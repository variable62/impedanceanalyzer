==> flow/design.v <==
module Interpolator (
    input   wire        Fg_CLK,
    input   wire        Fg_RESETn,
    input   wire [31:0] out_1,   
    input   wire [31:0] out_2,  
    input   wire [2:0]  Mode,
    input   wire        Enable,
    output  wire [11:0] InterpOut
);
    reg [31:0] N;
    reg [63:0] delta;
    reg [31:0] Out;
    reg [11:0] rInterpOut;
    reg Enable_delay;
    assign  InterpOut = {~rInterpOut[11],rInterpOut[10:0]};
    always @(posedge Fg_CLK or negedge Fg_RESETn) begin 
    if (~Fg_RESETn) begin
        N <= 32'd1;
    end
        else    begin
            case (Mode)
                    0: N <= 32'd1; 
                    1: N <= 32'd53687091;    
                    2: N <= 32'd5368709;
                    3: N <= 32'd536871;
                    default: N <= 32'd1;
            endcase
        end
    end
    always @(posedge Fg_CLK or negedge Fg_RESETn) begin 
    if (~Fg_RESETn) begin
        Enable_delay <= 0;
    end
    else begin
            Enable_delay <= Enable;
        end
    end
    always @(posedge Fg_CLK or negedge Fg_RESETn) begin
    if(~Fg_RESETn) begin
        Out <= 0;
    end
    else begin 
        if (Enable_delay) begin    
            Out <= out_2;
        end
         else begin
            Out <= Out + delta[60:29];
        end
    end
    end
    always @(*) begin
        delta = ($signed(out_1) - $signed(out_2)) * $signed(N);
        rInterpOut = Out[29:18]; 
    end
endmodule
* Step by step through the tools: Interpolator
What the tools print for Interpolator, step after step.
Lines are those of the file above, counted from 1.
Not given: -
- Top :: Interpolator
- Clock :: Fg_CLK
- Cell library :: sky130hd
- Library corner :: tt_025C_1v80

* Elaborated design
Counts by Yosys on the flattened word-level netlist (proc, flatten, opt, wreduce; memories kept). Register bits leave out memories and registers merged into their read ports (data or address); mux counts leave out enables and synchronous resets folded into registers. Print and check cells are left out. Cells with the same type and inputs are merged into one.
- Bits in registers :: 59
- Input bits :: 70
- Output and inout bits :: 12
- Word-level cells :: 12
- $add $sub $neg :: 2
- $mul :: 1
- Equality and inequality tests :: 3
- Mux-type cells :: 2
- Bitwise logic cells :: 1
** Operator list (number)
- multiplier 33 x 27 -> 60 bit :: 1
- case mux 26 bit (select 3 bit) :: 1
- subtractor 32 x 32 -> 33 bit :: 1
- adder 32 bit :: 1
- two-way mux 32 bit :: 1
- == test 3 x 2 -> 1 bit with constant B :: 2
- == test 3 x 1 -> 1 bit with constant B :: 1
- inverter 1 bit :: 1

* Depth
Longest topological path by Yosys (ltp), each cell counted once; first at word level (registers and memories cut), then after technology mapping (sequential cells cut; the memories' decode and read muxes count).
- Word-level depth :: 4
- ABC_AREA :: 0
- Depth in mapped cells :: 50

* After synthesis
Source: synth_stat.txt of the flow (Yosys; design flattened, memories mapped). It holds for the ABC_AREA given above (unset counts as 0); a run with the other value may have another netlist.
Totals and module areas in this step are rounded.
- Mapped cells :: 2964
- Synthesis area :: 0.0286 mm^2
- Sequential area :: 0.000951 mm^2
- Mapped flip-flops :: 38
** Cell types
- sky130_fd_sc_hd__fa_1 :: number 693, total area 1.39E+04 um^2
- sky130_fd_sc_hd__ha_1 :: number 379, total area 4.74E+03 um^2
- sky130_fd_sc_hd__inv_1 :: number 956, total area 3.59E+03 um^2
- sky130_fd_sc_hd__and2_1 :: number 160, total area 1000.96 um^2
- sky130_fd_sc_hd__dfrtp_1 :: number 38, total area 950.912 um^2
- sky130_fd_sc_hd__nand2_1 :: number 159, total area 596.822 um^2
- sky130_fd_sc_hd__xnor2_1 :: number 62, total area 543.021 um^2
- sky130_fd_sc_hd__a21o_1 :: number 49, total area 367.853 um^2
- sky130_fd_sc_hd__a21oi_1 :: number 68, total area 340.326 um^2
- sky130_fd_sc_hd__xor2_1 :: number 37, total area 324.061 um^2
- sky130_fd_sc_hd__o21ai_0 :: number 56, total area 280.269 um^2
- sky130_fd_sc_hd__nor2b_1 :: number 28, total area 175.168 um^2
- sky130_fd_sc_hd__nor2_1 :: number 44, total area 165.158 um^2
- sky130_fd_sc_hd__clkbuf_1 :: number 33, total area 123.869 um^2
- sky130_fd_sc_hd__o21a_1 :: number 13, total area 97.594 um^2
- sky130_fd_sc_hd__buf_4 :: number 11, total area 82.579 um^2
- sky130_fd_sc_hd__nand2b_1 :: number 12, total area 75.072 um^2
- sky130_fd_sc_hd__o21bai_1 :: number 10, total area 75.072 um^2
Not listed: further types 53, cells in them 156.

* Path before layout
Path of least setup slack by OpenSTA after synthesis, without wires, with an ideal clock, recovery checks aside; 20% of the period is set as input and as output delay. Where synthesis merged equal registers, the netlist keeps one of their names.
- Path type :: input -> register
- Start :: input port out_1[0]
- End :: register Out[29]
- Clock period :: 14.5 ns
- Setup time :: 0.121 ns
- Time at the first pin :: 2.900 ns
- Arrival time :: 13.040 ns
- Setup slack :: 1.340 ns
- Path delay :: 10.261 ns
- Stages :: 50
- Path buffers :: 0
- Synthesis period reached :: 13.16 ns
"path delay" = arrival - input delay + setup time.
"stages" counts driving pins, that of a launching flip-flop among them; a cell with two outputs on the path counts twice.
"synthesis period reached" = period - worst setup slack (recovery checks aside). The figure is calculated, with input and output delays left at 20% of the set period.
The rows between start and end are the longest chain of elaborated cells between them; the timing report does not say that the signal goes this way. Where chains are equally long, one stands for them.
Each line given opens the expression or statement behind the cell; cells for indexed reads and writes are added by Yosys, which also makes memories of some case tables.
A register here has more assigning lines than the two given.
- Cells stage by stage :: sky130_fd_sc_hd__inv_1 > sky130_fd_sc_hd__ha_1 > sky130_fd_sc_hd__fa_1 > sky130_fd_sc_hd__nor2b_1 > sky130_fd_sc_hd__o2111ai_1 > sky130_fd_sc_hd__nand4_1 > sky130_fd_sc_hd__o21a_1 > sky130_fd_sc_hd__a21oi_1 > sky130_fd_sc_hd__nor2_1 > sky130_fd_sc_hd__nor2_1 > sky130_fd_sc_hd__o21bai_1 > sky130_fd_sc_hd__a21oi_1 > sky130_fd_sc_hd__xnor2_1 > sky130_fd_sc_hd__and2_1 > sky130_fd_sc_hd__fa_1 > sky130_fd_sc_hd__inv_1 > sky130_fd_sc_hd__fa_1 > sky130_fd_sc_hd__inv_1 > [... 14 more ...] > sky130_fd_sc_hd__o21ai_2 > sky130_fd_sc_hd__o21ai_1 > sky130_fd_sc_hd__a221oi_1 > sky130_fd_sc_hd__o21ai_0 > sky130_fd_sc_hd__a21oi_1 > sky130_fd_sc_hd__xnor2_1 > sky130_fd_sc_hd__ha_1 > sky130_fd_sc_hd__a21o_1 > sky130_fd_sc_hd__a21oi_1 > sky130_fd_sc_hd__o221ai_1 > sky130_fd_sc_hd__a221oi_1 > sky130_fd_sc_hd__o211ai_2 > sky130_fd_sc_hd__a31oi_2 > sky130_fd_sc_hd__nor2b_1 > sky130_fd_sc_hd__o21a_1 > sky130_fd_sc_hd__o41ai_4 > sky130_fd_sc_hd__xnor2_1 > sky130_fd_sc_hd__o21ai_1
- Cells in the longest elaborated chain :: 4
- Elaborated cells between the ends (all ways) :: 4
- Source lines of those cells :: 3
- Classes of those cells :: add/sub: 2; mul: 1; mux: 1
** Ends and longest elaborated chain, post-synthesis
- start: declaration :: RTL line 4 : input   wire [31:0] out_1,
- subtractor 32 x 32 -> 33 bit :: RTL line 52 : delta = ($signed(out_1) - $signed(out_2)) * $signed(N);
- multiplier 33 x 27 -> 60 bit :: RTL line 52
- adder 32 bit :: RTL line 47 : Out <= Out + delta[60:29];
- two-way mux 32 bit :: RTL line 43 : if (Enable_delay) begin
- end: assignment :: RTL line 44 : Out <= out_2;
- end: assignment :: RTL line 47
- end: declaration :: RTL line 12 : reg [31:0] Out;

* Path in the finished layout
From the final timing report of run A: the path of least setup slack in the routed layout; clock arrival at registers is part of the times.
- Path type :: input -> register
- Start :: input port out_2[22]
- End :: register Out[28]
- Clock period :: 7.59 ns
- Setup time :: 0.15 ns
- Time at the first pin :: 1.52 ns
- Arrival time :: 11.81 ns
- Setup slack :: -4.06 ns
- Stages :: 45
- Path buffers :: 6
The rows between start and end are the longest chain of elaborated cells between them; the timing report does not say that the signal goes this way. Where chains are equally long, one stands for them.
A register here has more assigning lines than the two given.
- Cells stage by stage :: sky130_fd_sc_hd__clkdlybuf4s50_1 > sky130_fd_sc_hd__inv_1 > sky130_fd_sc_hd__ha_4 > sky130_fd_sc_hd__nand4_1 > sky130_fd_sc_hd__nor4_2 > sky130_fd_sc_hd__o211ai_1 > sky130_fd_sc_hd__nand2_1 > sky130_fd_sc_hd__a21o_1 > sky130_fd_sc_hd__buf_4 > sky130_fd_sc_hd__xor2_1 > sky130_fd_sc_hd__buf_4 > sky130_fd_sc_hd__buf_4 > sky130_fd_sc_hd__and2_4 > sky130_fd_sc_hd__inv_1 > sky130_fd_sc_hd__fa_1 > sky130_fd_sc_hd__fa_1 > sky130_fd_sc_hd__inv_1 > sky130_fd_sc_hd__fa_1 > [... 9 more ...] > sky130_fd_sc_hd__a21oi_2 > sky130_fd_sc_hd__o41ai_4 > sky130_fd_sc_hd__a21oi_2 > sky130_fd_sc_hd__o21bai_2 > sky130_fd_sc_hd__buf_6 > sky130_fd_sc_hd__a211oi_2 > sky130_fd_sc_hd__nor2_1 > sky130_fd_sc_hd__ha_1 > sky130_fd_sc_hd__a21o_1 > sky130_fd_sc_hd__a21o_1 > sky130_fd_sc_hd__a21o_1 > sky130_fd_sc_hd__a21o_1 > sky130_fd_sc_hd__a21oi_2 > sky130_fd_sc_hd__a31oi_2 > sky130_fd_sc_hd__or4_1 > sky130_fd_sc_hd__a31oi_1 > sky130_fd_sc_hd__xor2_1 > sky130_fd_sc_hd__o21ai_1
- Cells in the longest elaborated chain :: 4
- Elaborated cells between the ends (all ways) :: 4
- Source lines of those cells :: 3
- Classes of those cells :: add/sub: 2; mul: 1; mux: 1
** Ends and longest elaborated chain, after layout
- start: declaration :: RTL line 5 : input   wire [31:0] out_2,
- subtractor 32 x 32 -> 33 bit :: RTL line 52 : delta = ($signed(out_1) - $signed(out_2)) * $signed(N);
- multiplier 33 x 27 -> 60 bit :: RTL line 52
- adder 32 bit :: RTL line 47 : Out <= Out + delta[60:29];
- two-way mux 32 bit :: RTL line 43 : if (Enable_delay) begin
- end: assignment :: RTL line 44 : Out <= out_2;
- end: assignment :: RTL line 47
- end: declaration :: RTL line 12 : reg [31:0] Out;

Subject: flow runs of Interpolator

Hi,

2 stored runs of Interpolator in the flow (synthesis by Yosys, layout by OpenROAD, sky130hd cells), in arbitrary order. Constraints: input delay and output delay 20% of the set period each, output load 0.01 pF.
"period reached" is the run's clock period less its worst setup slack. It is reckoned from that one timing run; input and output delays stay at 20% of the period that was set.
"worst setup path time" is the time allowed to the run's worst setup path (the clock period less input and output delay, where it has them) less its slack. Clock arrival times count: a late capture clock shortens it, a late launch clock lengthens it.
Values from the reports are rounded here.

** Run A
- Settings :: period_ns=7.59; CAP_MARGIN=20; CORE_MARGIN=2; CORE_UTILIZATION=40; SLEW_MARGIN=20
- Area of the synthesized netlist :: 0.0286 mm^2
- Area of the die :: 0.0738 mm^2
- Standard-cell area of the final layout :: 0.0376 mm^2
- Final design utilization :: 0.528
- Smallest setup slack :: -4.06 ns
- Total negative setup slack :: -98.9 ns
- Worst hold slack after layout :: 0.642 ns
- Period reached :: 11.652 ns
- Worst setup path time :: 10.13 ns
- Worst path kind :: input -> register

** Run B
- Settings :: period_ns=20.0; CORE_UTILIZATION=51; SETUP_SLACK_MARGIN=1.33; HOLD_SLACK_MARGIN=-0.08; CORE_ASPECT_RATIO=1.83; CORE_MARGIN=4; CELL_PAD_IN_SITES_GLOBAL_PLACEMENT=2; CELL_PAD_IN_SITES_DETAIL_PLACEMENT=0; TNS_END_PERCENT=10; GPL_ROUTABILITY_DRIVEN=1; CTS_CLUSTER_SIZE=77; CAP_MARGIN=30; SLEW_MARGIN=30; MIN_ROUTING_LAYER=met1
- Area of the synthesized netlist :: 0.0286 mm^2
- Area of the die :: 0.0602 mm^2
- Standard-cell area of the final layout :: 0.0305 mm^2
- Final design utilization :: 0.548
- Smallest setup slack :: 3.26 ns
- Total negative setup slack :: 0.000 ns
- Worst hold slack after layout :: 0.622 ns
- Period reached :: 16.737 ns
- Worst setup path time :: 12.74 ns
- Worst path kind :: input -> register

Regards
